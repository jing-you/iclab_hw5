==> flow/design.v <==
module addr(
	input clk,
	input rst_n,
	input [4:0] x_cnt,
	input [4:0] y_cnt,
	input [4:0] x_cnt_pp,
	input [4:0] y_cnt_pp,
	input [4:0] x_cnt_ppp,
	input [4:0] y_cnt_ppp,
	input [4:0] x_cnt_pppp,
	input [4:0] y_cnt_pppp,
	input [4:0] x_cnt_ppppp,
	input [4:0] y_cnt_ppppp,
	input [1:0] read_input_cnt,
	input cnn_state,
	input cnn_state_pppppppp,
	input [10:0] read_cnt,
	input [5:0] state,
	input [5:0] state_p,
	input read_weight_finish,
	input read_bias_finish,
	input [9:0] conv_cnt,
	input [9:0] conv_cnt_p,
	input [9:0] conv_cnt_pp,
	input [1:0] read_input_cnt_ppp,
	output reg [5:0] sram_waddr_a,
	output reg [5:0] sram_waddr_b,
	output reg [6:0] sram_raddr_bias,
	output reg [10:0] sram_raddr_weight,
	output reg [5:0] sram_raddr_a0,
	output reg [5:0] sram_raddr_a1,
	output reg [5:0] sram_raddr_a2,
	output reg [5:0] sram_raddr_a3,
	output reg [5:0] sram_raddr_b0,
	output reg [5:0] sram_raddr_b1,
	output reg [5:0] sram_raddr_b2,
	output reg [5:0] sram_raddr_b3,
	output reg [10:0] final_cnt
);
parameter LAYER1_WIDTH = 14, LAYER1_HEIGHT = 14;
parameter IDLE = 0, UNSHUFFLE = 1, CONV1 = 2, C1_2_C2=3,CONV2 = 4, C2_2_C3 = 5,
	CONV3=6, C3_2_P=7, POOL=8, FINISH = 9;
parameter READ_WEIGHT = 0, DOCNN = 1;
reg [4:0] x_offset0;
reg [4:0] y_offset0;
reg [4:0] x_offset1;
reg [4:0] y_offset1;
reg [4:0] x_offset_ppppp0;
reg [4:0] y_offset_ppppp0;
reg [4:0] x_offset_ppppp1;
reg [4:0] y_offset_ppppp1;
always @(posedge clk) begin
	if (!rst_n) begin
		sram_raddr_weight <= 0;
	end
	else if (state == CONV1) begin
		if (cnn_state == READ_WEIGHT && !read_weight_finish)
			sram_raddr_weight <= sram_raddr_weight + 1;
		else begin
			sram_raddr_weight <= sram_raddr_weight;
		end
	end
	else if (state == C1_2_C2) begin
		sram_raddr_weight <= 16;
	end
	else if (state == CONV2) begin
		if (cnn_state == READ_WEIGHT && !read_weight_finish)
			sram_raddr_weight <= sram_raddr_weight + 1;
		else begin
			sram_raddr_weight <= sram_raddr_weight;
		end
	end
	else if (state == C2_2_C3) begin
		sram_raddr_weight <= 80;
	end
	else if (state == CONV3) begin
		if (cnn_state == READ_WEIGHT && !read_weight_finish)
			sram_raddr_weight <= sram_raddr_weight + 1;
		else begin
			sram_raddr_weight <= sram_raddr_weight;
		end
	end	
	else begin
	end
end
always @(posedge clk) begin
	if (state == UNSHUFFLE)
		sram_waddr_a <= y_cnt / 8 * 6 + x_cnt / 8;
	else if (state_p == CONV2) begin
		case ((conv_cnt_pp/4) % 4)
		0: begin
			sram_waddr_a <= x_offset_ppppp1 + y_offset_ppppp1;
		end
		1: begin
			sram_waddr_a <= x_offset_ppppp1 + y_offset_ppppp1 + 3;
		end
		2: begin
			sram_waddr_a <= x_offset_ppppp1 + y_offset_ppppp1 + 18;
		end
		3: begin
			sram_waddr_a <= x_offset_ppppp1 + y_offset_ppppp1 + 21;
		end
		endcase
 	end
end
always @(posedge clk ) begin
	if (!rst_n) begin
		final_cnt <= 0;
	end
	else if (state == CONV3 && cnn_state_pppppppp == DOCNN && read_input_cnt_ppp == 3) begin
		final_cnt <= final_cnt + 1;		
	end
end
always @(posedge clk) begin
	if (state_p <= CONV2)
		sram_waddr_b <= y_cnt_ppppp / 2 * 6 + x_cnt_ppppp / 2;
	else if (state_p == C2_2_C3) begin
		sram_waddr_b <= 0;
	end
	else if (final_cnt < 575) begin
		if (final_cnt % 16 == 15 && read_input_cnt_ppp == 3)
			sram_waddr_b <= sram_waddr_b + 1; 
	end
	else if (final_cnt == 575 && read_input_cnt_ppp == 3) begin
		sram_waddr_b <= 0;
	end
	else begin
		if (final_cnt % 16 == 15 && read_input_cnt_ppp == 3)
			sram_waddr_b <= sram_waddr_b + 1; 
	end
end
always @(posedge clk) begin
	if(!rst_n) begin
		sram_raddr_bias <= 0;
	end
	else if (state == CONV1) begin
		sram_raddr_bias <= conv_cnt;
	end
	else if (state == C1_2_C2) begin
		sram_raddr_bias <= 4;
	end
	else if (state == CONV2 && read_cnt % 4 < 3 && cnn_state == READ_WEIGHT) begin
		sram_raddr_bias <= conv_cnt + 4;
	end
	else if (state == C2_2_C3) begin
		sram_raddr_bias <= 20;
	end
	else if (state == CONV3 && read_cnt % 4 < 3 && cnn_state == READ_WEIGHT) begin
		sram_raddr_bias <= conv_cnt + 20;
	end
end
always @* begin
	x_offset0 = (x_cnt + 1) / 2;
	y_offset0 = (y_cnt + 1) / 2 * 6;
	x_offset1 = (x_cnt) / 2;
	y_offset1 = (y_cnt) / 2 * 6;
end
always @* begin
	x_offset_ppppp0 = (x_cnt_ppppp + 1) / 2;
	y_offset_ppppp0 = (y_cnt_ppppp + 1) / 2 * 6;
	x_offset_ppppp1 = (x_cnt_ppppp) / 2;
	y_offset_ppppp1 = (y_cnt_ppppp) / 2 * 6;
end
always @(posedge clk) begin
	if(state == CONV1) begin
		sram_raddr_a0 <= x_offset0 + y_offset0;
		sram_raddr_a1 <= x_offset1 + y_offset0;
		sram_raddr_a2 <= x_offset0 + y_offset1;
		sram_raddr_a3 <= x_offset1 + y_offset1;
	end
	else begin
		case(read_input_cnt)
		0:begin
			sram_raddr_a0 <= x_offset0 + y_offset0;
			sram_raddr_a1 <= x_offset1 + y_offset0;
			sram_raddr_a2 <= x_offset0 + y_offset1;
			sram_raddr_a3 <= x_offset1 + y_offset1;
		end
		1:begin
			sram_raddr_a0 <= x_offset0 + y_offset0 + 3;
			sram_raddr_a1 <= x_offset1 + y_offset0 + 3;
			sram_raddr_a2 <= x_offset0 + y_offset1 + 3;
			sram_raddr_a3 <= x_offset1 + y_offset1 + 3;
		end
		2:begin
			sram_raddr_a0 <= x_offset0 + y_offset0 + 18;
			sram_raddr_a1 <= x_offset1 + y_offset0 + 18;
			sram_raddr_a2 <= x_offset0 + y_offset1 + 18;
			sram_raddr_a3 <= x_offset1 + y_offset1 + 18;
		end
		3:begin
			sram_raddr_a0 <= x_offset0 + y_offset0 + 21;
			sram_raddr_a1 <= x_offset1 + y_offset0 + 21;
			sram_raddr_a2 <= x_offset0 + y_offset1 + 21;
			sram_raddr_a3 <= x_offset1 + y_offset1 + 21;
		end
		endcase
	end
end
always @(posedge clk) begin
	if(state == CONV2) begin
		sram_raddr_b0 <= x_offset0 + y_offset0;
		sram_raddr_b1 <= x_offset1 + y_offset0;
		sram_raddr_b2 <= x_offset0 + y_offset1;
		sram_raddr_b3 <= x_offset1 + y_offset1;
	end
end
endmodule
# From RTL to reports: addr
# The steps from the RTL of addr to its reports follow in flow order.
# Lines are those of the file above, counted from 1.
# Operators: Yosys type, input widths -> output width; for muxes data width and select width s.
# Cell names lack the library's common part.
# A cell with n/a has no value.
# setup
top	addr
clock	clk
lib	sky130hd
lib_corner	tt_025C_1v80

# Word-level counts
# Source: Yosys, flattened and elaborated, memories not mapped. Widths are those after wreduce. Registers that Yosys merges into a memory's read port (data or address) are not register bits. Print and check cells do not count.
# bits
regBits	89
wordCells	116
# op_classes
addsub	34
mul	4
n_cmp	3
equal	17
muxes	27
bitwise	1
reduce_and_logical	17
# ops
op	count
$pmux 6 s4	5
$mux 6	11
$mux 11	6
$add 6x5->6 const B	10
$add 4x5->6	6
$mux 7	5
$logic_not 32->1	1
$add 6x2->6 const B	5
$eq 6x3->1 const B	5
$add 5x5->6	4
$add 11x1->11 const B	2
$reduce_bool 5->1	3
$add 5x1->6 const B	2
$eq 6x2->1 const B	2
$lt 11x10->1 const B	1
$eq 11x10->1 const B	1
$eq 2x2->1 const B	5
$mul 4x2->5 const B	1
$mul 5x2->4 const B	1
$logic_and 1x1->1	9
$mul 2x2->4 const B	1
$mul 4x2->4 const B	1
$add 7x3->7 const B	1
$add 7x5->7 const B	1
$add 5x2->6	1
$add 6x1->6 const B	1
$eq 6x1->1 const B	1
$le 6x3->1 const B	1
# Not listed: further kinds 9, cells in them 10.

# Longest topological paths
# Yosys ltp: most cells in a row. Word level: on the elaborated netlist, between registers, memories and ports. Mapped: between sequential cells and ports; inverters and the memories' decode and read muxes count.
# depth
ltp_word	8
abc_area	0
depth_mapped	15

# Mapped cells and area
# Source: synth_stat.txt of the flow (Yosys; design flattened, memories mapped). It holds for the ABC_AREA given above (unset counts as 0); a run with the other value may have another netlist.
# The area totals of this step are shown rounded.
# synth_totals
cell_count	621
synth_area_um2	5800
sequential_area_um2	2000
ff_cells	85
buf_cells	20
# types
type	count	type_area_um2
dfxtp_1	57	1.14E+03
edfxtp_1	28	840.806
ha_1	57	713.184
xnor2_1	38	332.819
fa_1	13	260.25
xor2_1	29	253.994
nand2_1	49	183.926
a21oi_1	34	170.163
a21o_1	21	157.651
nor2_1	39	146.39
inv_1	36	135.13
nand3_1	25	125.12
o21ai_0	23	115.11
and2_1	11	68.816
and3_1	11	68.816
a31oi_1	10	62.56
nand4_1	10	62.56
nor2b_1	10	62.56
# Not listed: further types 42, cells in them 120.

# Path before layout
# Path of least setup slack by OpenSTA after synthesis, without wires, with an ideal clock, recovery checks aside; 20% of the period is set as input and as output delay. Where synthesis merged equal registers, the netlist keeps one of their names.
# synth_timing
kind	input to register
startpoint	in y_cnt[0]
endpoint	reg sram_raddr_a0[4]
clock_period_ns	5.16
in_delay_ns	1.032
setup_ns	0.122
arrival_ns	4.138
required_time_ns	5.038
slack_ns	0.900
delay_ns	3.228
stages	14
n_path_buf	0
period_less_setup_slack_ns	4.26
# "delay_ns" = arrival - input delay + setup time.
# "stages" counts driving pins, that of a launching flip-flop among them; a cell with two outputs on the path counts twice.
# "period_less_setup_slack_ns" is the clock period less the worst setup slack; recovery checks do not enter. This is arithmetic on one report: input and output delays are still those of the set period (20% each).
# Between the ends stands the longest chain of elaborated cells between them, by number of cells; it is not shown to be the way that was timed. Of several equally long chains one is given.
# Each line given opens the expression or statement behind the cell; cells for indexed reads and writes are added by Yosys, which also makes memories of some case tables.
# A register here has more assigning lines than the two given.
# synth_via
path_cell_list	ha_1 > xor2_1 > ha_1 > inv_1 > fa_1 > xor2_1 > xnor2_1 > xnor2_1 > inv_1 > ha_1 > xnor2_1 > ha_1 > xnor2_1 > a221o_1
elab_chain_len	6
cells_between	9
# synth_rtl
item	line	text
start, declared	5	input [4:0] y_cnt,
$add 5x1->6	154	y_offset0 = (y_cnt + 1) / 2 * 6;
$mul 5x2->4	154
$add 5x5->6	192	sram_raddr_a0 <= x_offset0 + y_offset0 + 21;
$add 6x5->6	192
$pmux 6 s4	172	case(read_input_cnt)
$mux 6	165	if(state == CONV1) begin
end, assigned	166	sram_raddr_a0 <= x_offset0 + y_offset0;
end, assigned	174	sram_raddr_a0 <= x_offset0 + y_offset0;
end, declared	30	output reg [5:0] sram_raddr_a0,

# Timing after layout
# Path of least setup slack in the final report of run A (OpenROAD, finished layout, wires in). Where an end is a register, its clock arrival counts in the times.
# layout_timing
kind	input to register
startpoint	in y_cnt[1]
endpoint	reg sram_raddr_a1[5]
clock_period_ns	4.9
in_delay_ns	0.98
setup_ns	0.08
arrival_ns	4.86
required_time_ns	5.17
slack_ns	0.30
stages	16
n_path_buf	1
# Between the ends stands the longest chain of elaborated cells between them, by number of cells; it is not shown to be the way that was timed. Of several equally long chains one is given.
# A register here has more assigning lines than the two given.
# layout_via
path_cell_list	clkdlybuf4s50_1 > ha_1 > xor2_1 > ha_1 > inv_1 > fa_1 > inv_1 > ha_1 > a21oi_1 > xnor2_1 > inv_1 > ha_1 > a31oi_1 > nand4_1 > o311a_1 > o21ai_0
elab_chain_len	6
cells_between	9
# layout_rtl
item	line	text
start, declared	5	input [4:0] y_cnt,
$add 5x1->6	154	y_offset0 = (y_cnt + 1) / 2 * 6;
$mul 5x2->4	154
$add 4x5->6	193	sram_raddr_a1 <= x_offset1 + y_offset0 + 21;
$add 6x5->6	193
$pmux 6 s4	172	case(read_input_cnt)
$mux 6	165	if(state == CONV1) begin
end, assigned	167	sram_raddr_a1 <= x_offset1 + y_offset0;
end, assigned	175	sram_raddr_a1 <= x_offset1 + y_offset0;
end, declared	31	output reg [5:0] sram_raddr_a1,

# Flow measurements of addr on sky130hd: 2 stored runs with different settings, listed in no order. Input and output delays are each 20% of the period that was set; the output load is 0.01 pF.
# "clock_period_reached_ns": clock period set for the run, less the worst setup slack. It is reckoned from that one timing run; input and output delays stay at 20% of the period that was set.
# By "worst_path_allowed_less_slack_ns" is meant the share of the clock period that the worst setup path is allowed (20% is reserved at inputs, 20% at outputs), minus its slack. Clock arrival times at its registers enter into it.
# Results are given in rounded form.
# Among the settings, n/a means not set for that run.
run	period_ns	CORE_UTILIZATION	PLACE_DENSITY_LB_ADDON	HOLD_SLACK_MARGIN	CORE_MARGIN	CELL_PAD_IN_SITES_DETAIL_PLACEMENT	GPL_TIMING_DRIVEN	SLEW_MARGIN	MAX_ROUTING_LAYER	CAP_MARGIN	clock_period_reached_ns	worst_path_allowed_less_slack_ns	worstPathKind	design_die_area_um2	yosys_chip_area_um2	holdWs_ns	finalUtil_frac	finish.stdcell_area_um2	setup_worst_slack_ns	timing.setup.tns_ns
run A	4.9	47	0.27	0.24	8	1	1	20	met4	20	4.596	3.62	input to register	16000	5800	0.50	0.64	7600	0.30	0.000
run B	6.1	40	n/a	n/a	2	n/a	n/a	20	n/a	20	5.127	3.91	input to register	15000	5800	0.47	0.54	7600	0.97	0.000
